==> flow/design.v <==
module home_automation_top (
    input clk,                     
    input rst_n,                   
    input [7:0] temp_sensor,       
    input [7:0] humidity_sensor,   
    input pir_motion,              
    input [9:0] ldr_light,         
    output reg light_ctrl,         
    output reg fan_ctrl,           
    output reg pump_ctrl,          
    output reg [7:0] led_display,  
    input rx_data,                 
    output tx_data,                
    output reg sys_ready           
);
    reg [7:0] temp_latch;          
    reg [7:0] humid_latch;         
    reg motion_detected;           
    reg [9:0] light_level;         
    reg [3:0] state;
    localparam IDLE = 4'b0000;
    localparam READ_SENSORS = 4'b0001;
    localparam PROCESS_DATA = 4'b0010;
    localparam UPDATE_ACTUATORS = 4'b0011;
    localparam READY = 4'b0100;
    localparam TEMP_HIGH = 8'd28;    
    localparam TEMP_LOW = 8'd24;     
    localparam LIGHT_THRESHOLD = 10'd500;   
    always @(posedge clk or negedge rst_n) begin
        if (!rst_n) begin
            state <= IDLE;
            temp_latch <= 8'b0;
            humid_latch <= 8'b0;
            motion_detected <= 1'b0;
            light_ctrl <= 1'b0;
            fan_ctrl <= 1'b0;
            pump_ctrl <= 1'b0;
            sys_ready <= 1'b0;
        end
        else begin
            case (state)
                IDLE: begin
                    sys_ready <= 1'b0;
                    state <= READ_SENSORS;
                end
                READ_SENSORS: begin
                    temp_latch <= temp_sensor;
                    humid_latch <= humidity_sensor;
                    motion_detected <= pir_motion;
                    light_level <= ldr_light;
                    state <= PROCESS_DATA;
                end
                PROCESS_DATA: begin
                    if (temp_latch > TEMP_HIGH)
                        fan_ctrl <= 1'b1;   
                    else if (temp_latch < TEMP_LOW)
                        fan_ctrl <= 1'b0;   
                    if (motion_detected && (light_level < LIGHT_THRESHOLD))
                        light_ctrl <= 1'b1;   
                    else if (!motion_detected)
                        light_ctrl <= 1'b0;   
                    led_display <= {motion_detected, 1'b0, temp_latch[5:0]};
                    state <= UPDATE_ACTUATORS;
                end
                UPDATE_ACTUATORS: begin
                    state <= READY;
                end
                READY: begin
                    sys_ready <= 1'b1;
                    state <= READ_SENSORS;   
                end
                default: state <= IDLE;
            endcase
        end
    end
endmodule
Tool chain data of home_automation_top

Tool output for the design above, in the order of the flow.
Line numbers count from 1 in the design file above.
Operators carry their Yosys type and port widths (W data, S select, Z words).
A cell with - has no value.

Top: home_automation_top
Clock: clk
Cell library: sky130hd
Library corner: tt_025C_1v80

Word-level counts

Counts by Yosys on the flattened word-level netlist (proc, flatten, opt, wreduce; memories kept). Register bits leave out memories and registers merged into their read ports (data or address). Print and check cells are left out.

Bits in registers: 32
Input bits: 30
Output and inout bits: 13
Elaborated cells: 31

$lt $le $gt $ge: 3
Eq/ne operators: 5
Mux-type cells: 6
Reduce/logical cells: 9

Operators with widths:

| kind                  | number |
| $pmux W3 S4           | 1 |
| $lt A10 B9 Y1 const B | 1 |
| $reduce_and A2 Y1     | 4 |
| $gt A8 B5 Y1 const B  | 1 |
| $lt A8 B5 Y1 const B  | 1 |
| $eq A3 B2 Y1 const B  | 2 |
| $reduce_bool A2 Y1    | 2 |
| $logic_not A4 Y1      | 1 |
| $mux W1               | 4 |
| $eq A3 B1 Y1 const B  | 1 |
| $eq A3 B3 Y1 const B  | 1 |
| $ne A2 B1 Y1 const B  | 1 |
| $reduce_or A2 Y1      | 1 |
| $pmux W1 S2           | 1 |
| $logic_and A1 B1 Y1   | 1 |

Logic depth

Depth = most cells in a row (Yosys ltp): at word level without a register or memory, in the mapped netlist without a sequential cell, where the memories' decode and read muxes count.

Depth in word-level cells: 4
ABC_AREA: 1
Mapped depth: 6
Gate-level depth less buffers: 6

After synthesis

Yosys stat after the flow's synthesis: flattened, memories mapped to cells. It holds for the ABC_AREA given above (unset counts as 0); a run with the other value may have another netlist.
The area totals of this step are shown rounded.

Cell types:

| type                      | number | total area (um^2) |
| sky130_fd_sc_hd__edfxtp_1 | 15     | 450.432 |
| sky130_fd_sc_hd__dfrtp_1  | 16     | 400.384 |
| sky130_fd_sc_hd__mux2_4   | 5      | 75.072 |
| sky130_fd_sc_hd__nand2_1  | 13     | 48.797 |
| sky130_fd_sc_hd__inv_1    | 9      | 33.782 |
| sky130_fd_sc_hd__dfstp_2  | 1      | 26.275 |
| sky130_fd_sc_hd__buf_4    | 3      | 22.522 |
| sky130_fd_sc_hd__mux2_2   | 2      | 22.522 |
| sky130_fd_sc_hd__nor2_1   | 5      | 18.768 |
| sky130_fd_sc_hd__o21ai_0  | 3      | 15.014 |
| sky130_fd_sc_hd__buf_6    | 1      | 11.261 |
| sky130_fd_sc_hd__o21bai_1 | 1      | 7.507 |
| sky130_fd_sc_hd__or2_2    | 1      | 6.256 |
| sky130_fd_sc_hd__a21oi_1  | 1      | 5.005 |
| sky130_fd_sc_hd__nand3_1  | 1      | 5.005 |
| sky130_fd_sc_hd__nor3_1   | 1      | 5.005 |
| sky130_fd_sc_hd__conb_1   | 1      | 3.754 |

Standard cells after synthesis: 79
Cell area after synthesis: 1160 um^2
Sequential area: 877 um^2
Mapped flip-flops: 32
Buffers: 4

Worst setup path after synthesis

Path of least setup slack by OpenSTA after synthesis, without wires, with an ideal clock, recovery checks aside; 20% of the period is set as input and as output delay. Where synthesis merged equal registers, the netlist keeps one of their names.

Path kind: flip-flop to flip-flop
From: reg state
To: reg light_level[2]
Clock period: 1.4 ns
Setup time: 0.324 ns
Launch time at the first pin: 0.000 ns
Arrival: 0.762 ns
Required time: 1.076 ns
Slack: 0.314 ns
Delay of the path: 1.086 ns
Stages: 4
Path buffers: 1
Synthesis period reached: 1.086 ns

"delay of the path" = arrival - input delay + setup time.
"stages": output pins that drive a net of the path, with the launching flip-flop's if there is one; two outputs of one cell count as two.
"synthesis period reached" is the clock period less the worst setup slack; recovery checks do not enter. This is arithmetic on one report: input and output delays are still those of the set period (20% each).
An end named without its bit number is one bit of that signal or, where synthesis recoded a state register, one of its new flip-flops.
The rows between start and end are the longest chain of elaborated cells between them; the timing report does not say that the signal goes this way. Where chains are equally long, one stands for them.
A line is the first line of the expression or statement that the cell stems from. Yosys adds cells for indexed reads and writes and turns some case tables into memories.
A register here has more assigning lines than the two given.

Path through: sky130_fd_sc_hd__dfrtp_1 sky130_fd_sc_hd__buf_6 sky130_fd_sc_hd__nand2_1 sky130_fd_sc_hd__inv_1
Length of the longest elaborated chain: 2
Elaborated cells on any way between the ends: 2
Source lines of those cells: 1
Classes of those cells: 1 x eq/ne; 1 x reduce/logical

Ends and longest elaborated chain, after synthesis:

| element           | line | text |
| from (assign)     | 31   | `state <= IDLE;` |
| from (assign)     | 44   | `state <= READ_SENSORS;` |
| $eq A3 B1 Y1      | 41   | `case (state)` |
| $reduce_and A2 Y1 | -    |  |
| to (assign)       | 50   | `light_level <= ldr_light;` |
| to (decl)         | 19   | `reg [9:0] light_level;` |

Timing after layout

From the final timing report of job 1: the path of least setup slack in the routed layout; clock arrival at registers is part of the times.

Path kind: flip-flop to output port
From: reg led_display[5]
To: out led_display[5]
Clock period: 1.38 ns
Output delay: 0.28 ns
Launch time at the first pin: 0.27 ns
Arrival: 0.91 ns
Required time: 1.10 ns
Slack: 0.20 ns
Stages: 2
Path buffers: 1

Path through: sky130_fd_sc_hd__edfxtp_1 sky130_fd_sc_hd__dlygate4sd2_1
Length of the longest elaborated chain: 0
Elaborated cells on any way between the ends: 0
Source lines of those cells: 0

Ends and longest elaborated chain, post-layout:

| element       | line | text |
| from (decl)   | 11   | `output reg [7:0] led_display,` |
| from (assign) | 62   | `led_display <= {motion_detected, 1'b0, temp_latch[5:0]};` |
| to (decl)     | 11   |  |

Ticket comment

Record of 2 stored runs of the RTL-to-layout flow on home_automation_top, platform sky130hd. The runs are unordered. Constraints: input delay and output delay 20% of the set period each, output load 0.01 pF.
By "period achieved" is meant the clock period of the run minus its worst setup slack. This is arithmetic on one report: input and output delays are still those of the set period (20% each).
"time used up by the worst setup path" = time allowed to the worst setup path (clock period - input delay - output delay, where it has them) - its slack; a late launch clock adds to it, a late capture clock takes from it.
By "total power of the final layout" is meant OpenSTA's value without simulated activity: inputs other than the clock are taken to toggle once in ten clock periods, and the tool carries that through the logic.
The results are shown rounded.
Among the settings, n/a means not set for that run.

| name                                      | job 1                    | job 2                  |
| period_ns                                 | 1.38                     | 0.977                  |
| CORE_UTILIZATION                          | 17                       | 26                     |
| SETUP_SLACK_MARGIN                        | 0.16                     | 0.27                   |
| PLACE_DENSITY                             | 0.71                     | n/a                    |
| CELL_PAD_IN_SITES_GLOBAL_PLACEMENT        | 1                        | n/a                    |
| ABC_AREA                                  | 1                        | n/a                    |
| MIN_ROUTING_LAYER                         | met1                     | n/a                    |
| CAP_MARGIN                                | 20                       | 20                     |
| CORE_MARGIN                               | 2                        | 3                      |
| SLEW_MARGIN                               | 20                       | 40                     |
| PLACE_DENSITY_LB_ADDON                    | n/a                      | 0.11                   |
| CELL_PAD_IN_SITES_DETAIL_PLACEMENT        | n/a                      | 1                      |
| TNS_END_PERCENT                           | n/a                      | 90                     |
| standard-cell area after layout (um^2)    | 1680                     | 1630                   |
| overall die area (um^2)                   | 7480                     | 5260                   |
| time used up by the worst setup path (ns) | 0.91                     | 1.01                   |
| kind of the worst setup path              | flip-flop to output port | flip-flop to flip-flop |
| total power of the final layout (mW)      | 2.11                     | 2.74                   |
| utilization after routing (%)             | 25.2                     | 39.4                   |
| post-synthesis cell area (um^2)           | 1160                     | 1150                   |
| period achieved (ns)                      | 1.183                    | 1.011                  |
| setup slack of the critical path (ns)     | 0.197                    | -0.034                 |
